==> flow/design.v <==
module reg_file(regouttest, read_data_a, read_data_b, read_data_c, read_addr_1, read_addr_2, read_addr_3, write_addr, write_data, reg_wr);
input reg_wr;
input [3:0] read_addr_1;
input [3:0] read_addr_2;
input [3:0] read_addr_3;
input [3:0] write_addr;
input [15:0] write_data;
output reg [15:0] regouttest;
output reg [15:0] read_data_a;
output reg [15:0] read_data_b;
output reg [15:0] read_data_c;
reg [15:0] registers [0:15];
initial begin
	registers[0] = 16'b0;
end
always @(posedge reg_wr)
begin
	registers[write_addr]=write_data;
end
always @(*) begin
	read_data_a = registers[read_addr_1];
	read_data_b = registers[read_addr_2];
	read_data_c = registers[read_addr_3];
end
initial begin
    registers[9] = 16'h1010;
    registers[1] = 16'h0101;
	registers[3] = 16'h0005;
end
endmodule
Step by step through the tools: reg_file
What the tools print for reg_file, step after step.
Lines are those of the file above, counted from 1.
Operators: Yosys type, input widths -> output width; for muxes data width and select width s.
Library cell names are shortened.
A cell with -- has no value.

inputs
  top module = reg_file
  clock input = reg_wr
  library = sky130hd
  library corner = tt_025C_1v80

Word level
Yosys after proc, flatten, opt, wreduce and memory -nomap, before mapping. Enables and synchronous resets that opt folds into registers are not counted as muxes. Memory bits, and registers merged into a memory's read port (data or address), are not among the register bits. Print and check cells are not counted. Equal cells are merged and count once.
Yosys's memory passes give these memory sizes; they may raise the number of words (mostly to a power of two), join words into wider ones and drop unused or constant bits.

bit counts
  register bits after elaboration = 0
  memory bits (writable) = 256
  memories = 1
  bits of input ports = 33
  output and inout port bits = 64
  cells after elaboration = 1

memory list
  name       depth  bits a word  rd ports  write ports  line  source
  registers  16     16           3         1            12    reg [15:0] registers [0:15];

Longest topological paths
Longest topological path by Yosys (ltp), each cell counted once; first at word level (registers and memories cut), then after technology mapping (sequential cells cut; the memories' decode and read muxes count).

logic depth
  depth in word-level cells = 0
  ABC_AREA = 0
  depth in mapped cells = 5
  mapped depth without buffers = 3

After synthesis
The flow's flattened synthesis, as Yosys stat reports it; memories are mapped. The netlist is that of the ABC_AREA named above (0 if unset); the other value can give another one.

cell types
  type           number  total area (sq um)
  edfxtp_1       256     7.69E+03
  mux4_2         157     3.54E+03
  mux4_1         32      840.806
  a22oi_1        96      720.691
  buf_4          25      187.68
  nand2_1        50      187.68
  buf_6          14      157.651
  mux4_4         3       75.072
  buf_2          14      70.067
  clkbuf_1       18      67.565
  nor2_1         12      45.043
  nor2b_1        6       37.536
  nor3_1         6       30.029
  nand2b_1       4       25.024
  and2_1         3       18.768
  buf_1          5       18.768
  dlygate4sd1_1  2       17.517
  nor4_1         1       6.256

Not listed: further types 2, cells in them 2.

synthesis totals
  cell count = 706
  synthesis area = 0.0137382 sq mm
  sequential area = 0.0076874 sq mm
  flip-flop cells = 256
  buffers = 79

Timing after synthesis
Source: OpenSTA report_checks on the synthesized netlist (no wires, ideal clock, input and output delay 20% of the period each), path of least setup slack; recovery checks are left aside. Register names are those of the netlist, which keeps one name where synthesis merged equal registers.

timing path post-synthesis
  path kind = input port to flip-flop
  start = input port write_addr[0]
  end = memory registers[0][0]
  period = 2.98 ns
  external input delay = 0.596 ns
  setup time = 0.432 ns
  launch time at the first pin = 0.596 ns
  data arrival time = 2.277 ns
  data required time = 2.548 ns
  setup slack = 0.272 ns
  path delay = 2.113 ns
  stages = 1
  buffers on the path = 0
  synthesis period reached = 2.708 ns

"path delay" = arrival - input delay + setup time.
"stages": output pins that drive a net of the path, with the launching flip-flop's if there is one; two outputs of one cell count as two.
"synthesis period reached" = period - worst setup slack (recovery checks aside). The figure is calculated, with input and output delays left at 20% of the set period.

between the ends, post-synthesis
  path through = nor4_1
  cells in the longest elaborated chain = 0
  elaborated cells on any way between the ends = 0
  RTL lines with such cells = 0

RTL lines, path post-synthesis
  element             line  source
  start: declaration  6     input [3:0] write_addr;
  end: declaration    12    reg [15:0] registers [0:15];

Worst path after layout
From the final timing report of job 1: the path of least setup slack in the routed layout; clock arrival at registers is part of the times.

timing path after layout
  path kind = input port to output port
  start = input port read_addr_3[0]
  end = output port read_data_c[9]
  period = 4.54 ns
  external input delay = 0.91 ns
  output delay = 0.91 ns
  launch time at the first pin = 0.91 ns
  data arrival time = 2.52 ns
  data required time = 3.63 ns
  setup slack = 1.11 ns
  stages = 7
  buffers on the path = 4

Between the ends stands the longest chain of elaborated cells between them, by number of cells; it is not shown to be the way that was timed. Of several equally long chains one is given.
A line is the first line of the expression or statement that the cell stems from. Yosys adds cells for indexed reads and writes and turns some case tables into memories.
The chain passes a memory read, where the word-level depth is cut; so it can be longer than that depth.

between the ends, after layout
  path through = buf_16 -> buf_16 -> buf_4 -> mux4_2 -> a22oi_1 -> nand2_1 -> dlygate4sd2_1
  cells in the longest elaborated chain = 1
  elaborated cells on any way between the ends = 1
  RTL lines with such cells = 1
  those cells by class = 1 x memory

RTL lines, path after layout
  element             line  source
  start: declaration  5     input [3:0] read_addr_3;
  $mem_v2 16x16       12    reg [15:0] registers [0:15];
  end: declaration    11    output reg [15:0] read_data_c;

Wiki page: reg_file / flow data

Below are 2 stored runs of the flow (Yosys, OpenROAD; platform sky130hd) on reg_file, each with its settings and what was measured, unordered. Constraints: input delay and output delay 20% of the set period each, output load 0.01 pF.
"period reached" = clock period - worst setup slack. The figure is calculated, with input and output delays left at 20% of the set period.
"time used up by the worst setup path" is the time allowed to the run's worst setup path (the clock period less input and output delay, where it has them) less its slack. Clock arrival times count: a late capture clock shortens it, a late launch clock lengthens it.
"power consumption": no workload was simulated; the value follows from the tool's default switching activity.
Among the settings, . means not set for that run.

setting or result                                          job 1                      job 2
period_ns                                                  4.54                       2.73
CORE_UTILIZATION                                           51                         40
SETUP_SLACK_MARGIN                                         1.24                       0.08
PLACE_DENSITY_LB_ADDON                                     0.24                       .
HOLD_SLACK_MARGIN                                          0.09                       .
CELL_PAD_IN_SITES_GLOBAL_PLACEMENT                         3                          .
TNS_END_PERCENT                                            40                         .
ABC_AREA                                                   0                          .
CTS_CLUSTER_SIZE                                           18                         .
CTS_CLUSTER_DIAMETER                                       334                        .
SLEW_MARGIN                                                15                         20
MAX_ROUTING_LAYER                                          met5                       .
CAP_MARGIN                                                 20                         20
CORE_MARGIN                                                2                          2
post-synthesis cell area (sq mm)                           0.0137382                  0.0137382
area inside the die boundary (sq mm)                       0.028266                   0.035844
area of the standard cells in the finished layout (sq mm)  0.0169788                  0.0175293
utilization after layout                                   0.635                      0.52
worst setup slack after layout (ns)                        1.112                      0.107
total negative setup slack (ns)                            0.000                      0.000
post-route worst hold slack (ns)                           1.326                      0.903
power consumption (mW)                                     5.209                      9.944
period reached (ns)                                        3.428                      2.623
time used up by the worst setup path (ns)                  1.61                       2.08
critical path type                                         input port to output port  flip-flop to output port
