==> flow/design.v <==
module pc (
    output reg [15:0]pcreg,
    input [15:0]aluout,
    input [15:0] read_data_c,
    input PCSel, input PCcombined
);
    always @(posedge PCcombined) begin
            if(PCSel == 1'b0)
                pcreg = aluout;
            else
                pcreg = read_data_c;
    end
endmodule
# From RTL to reports: pc
# The steps from the RTL of pc to its reports follow in flow order.
# Line numbers count from 1 in the design file above.
# Operators: Yosys type, input widths -> output width; for muxes data width and select width s.
# A cell with - has no value.
# inputs
design,pc
clock_port,PCcombined
cell_library,sky130hd
corner,tt_025C_1v80

# Word-level counts
# Source: Yosys, flattened and elaborated, memories not mapped. Widths are those after wreduce; folded enables and synchronous resets count as part of the registers. Registers that Yosys merges into a memory's read port (data or address) are not register bits. Print and check cells do not count. Equal cells are merged and count once.
# word_totals
wordCells,2
register_bits,16
# op_classes
muxes,1
# op_table
cell,count
$mux 16,1

# Longest topological paths
# Yosys ltp: most cells in a row. Word level: on the elaborated netlist, between registers, memories and ports. Mapped: between sequential cells and ports; inverters and the memories' decode and read muxes count.
# logic_depth
word_depth,1
ABC_AREA,0
ltp_mapped,3

# After synthesis
# The flow's flattened synthesis, as Yosys stat reports it; memories are mapped. The netlist is that of the ABC_AREA named above (0 if unset); the other value can give another one.
# synth_totals
yosys_area_mm2,0.0005693
stdcells,34
flip_flops,16
n_buf,2
# by_type
cell,count
sky130_fd_sc_hd__dfxtp_1,16
sky130_fd_sc_hd__mux2_4,10
sky130_fd_sc_hd__mux2_2,6
sky130_fd_sc_hd__buf_12,1
sky130_fd_sc_hd__buf_6,1

# Timing after synthesis
# OpenSTA on the mapped netlist: ideal clock, no wires. The path of least setup slack (recovery checks aside). Input and output delay are each 20% of the period. Register names are those of the netlist, which keeps one name where synthesis merged equal registers.
# synth_path
path_kind,input to register
from,input PCSel
to,register pcreg[10]
driving_pins,3
required_ps,1099
path_slack_ps,319
delay_ps,656
setup_time_ps,121
arrival_time_ps,779
period_ps,1220
t_first_pin_ps,244
synth_period_reached_ps,901
# "delay_ps" = arrival - input delay + setup time.
# "driving_pins": output pins that drive a net of the path, with the launching flip-flop's if there is one; two outputs of one cell count as two.
# "synth_period_reached_ps" is the clock period less the worst setup slack; recovery checks do not enter. This is arithmetic on one report: input and output delays are still those of the set period (20% each).
# The rows between start and end are the longest chain of elaborated cells between them; the timing report does not say that the signal goes this way. Where chains are equally long, one stands for them.
# Each line given opens the expression or statement behind the cell; cells for indexed reads and writes are added by Yosys, which also makes memories of some case tables.
# synth_via
cell_sequence,sky130_fd_sc_hd__buf_6 sky130_fd_sc_hd__buf_12 sky130_fd_sc_hd__mux2_4
elab_chain_len,1
cone_cells,1
cone_lines,1
classes_between,mux: 1
# synth_rtl
item,line_no,source
"start, declared",5,"input PCSel, input PCcombined"
$mux 16,8,if(PCSel == 1'b0)
"end, assigned",9,pcreg = aluout;
"end, assigned",11,pcreg = read_data_c;
"end, declared",2,"output reg [15:0]pcreg,"

# Path in the finished layout
# Path of least setup slack in the final report of entry A (OpenROAD, finished layout, wires in). Where an end is a register, its clock arrival counts in the times.
# The path's times are printed in steps of 10 ps; the period is the one set.
# layout_path
path_kind,register to output
from,register pcreg[12]
to,output pcreg[12]
driving_pins,2
t_first_pin_ps,280
period_ps,1270
output_delay_ps,250
arrival_time_ps,910
path_slack_ps,110
required_ps,1020
# layout_via
cell_sequence,sky130_fd_sc_hd__dfxtp_1 sky130_fd_sc_hd__dlygate4sd2_1
elab_chain_len,0
cone_cells,0
cone_lines,0
# layout_rtl
item,line_no,source
"start, declared",2,"output reg [15:0]pcreg,"
"start, assigned",9,pcreg = aluout;
"start, assigned",11,pcreg = read_data_c;
"end, declared",2,

# Design pc on sky130hd. What follows are 2 stored runs of the flow, each under its own settings; their order means nothing. The constraints put input and output delay at 20% of the set period each and load the outputs with 0.01 pF.
# "achieved_clock_period_ps" = clock period - worst setup slack. The figure is calculated, with input and output delays left at 20% of the set period.
# By "worst_path_allowed_less_slack_ps" is meant the share of the clock period that the worst setup path is allowed (20% is reserved at inputs, 20% at outputs), minus its slack. Clock arrival times at its registers enter into it.
# "power.total_uw" rests on the timing tool's default activity at the inputs, not on a simulated workload.
# "worst_path_allowed_less_slack_ps" is given in steps of 10 ps.
# A setting shown as - is not set for that run.
# A result given as - is not shown for that run.
run,period_ns,CORE_UTILIZATION,SETUP_SLACK_MARGIN,PLACE_DENSITY_LB_ADDON,CORE_MARGIN,CELL_PAD_IN_SITES_GLOBAL_PLACEMENT,SLEW_MARGIN,MIN_ROUTING_LAYER,CAP_MARGIN,PLACE_DENSITY,CORE_ASPECT_RATIO,GPL_ROUTABILITY_DRIVEN,CTS_CLUSTER_SIZE,MAX_ROUTING_LAYER,setupTns_ps,power.total_uw,worstSetupSlack_ps,holdWs_ps,achieved_clock_period_ps,worst_path_allowed_less_slack_ps,critical_path_kind,yosys.chip_area_mm2,final_stdcell_area_mm2,final_die_area_mm2
entry A,1.27,43,-0.01,0.03,6,0,20,met1,20,-,-,-,-,-,0,1135,108,571,1162,910,register to output,0.0005693,0.0010773,0.0023411
entry B,0.765,72,0.06,-,6,-,20,met1,20,0.58,1.92,1,28,met4,-,-,-,-,-,-,-,-,-,-
# Entry B: no final report: floorplanning broke off with PDN-0185
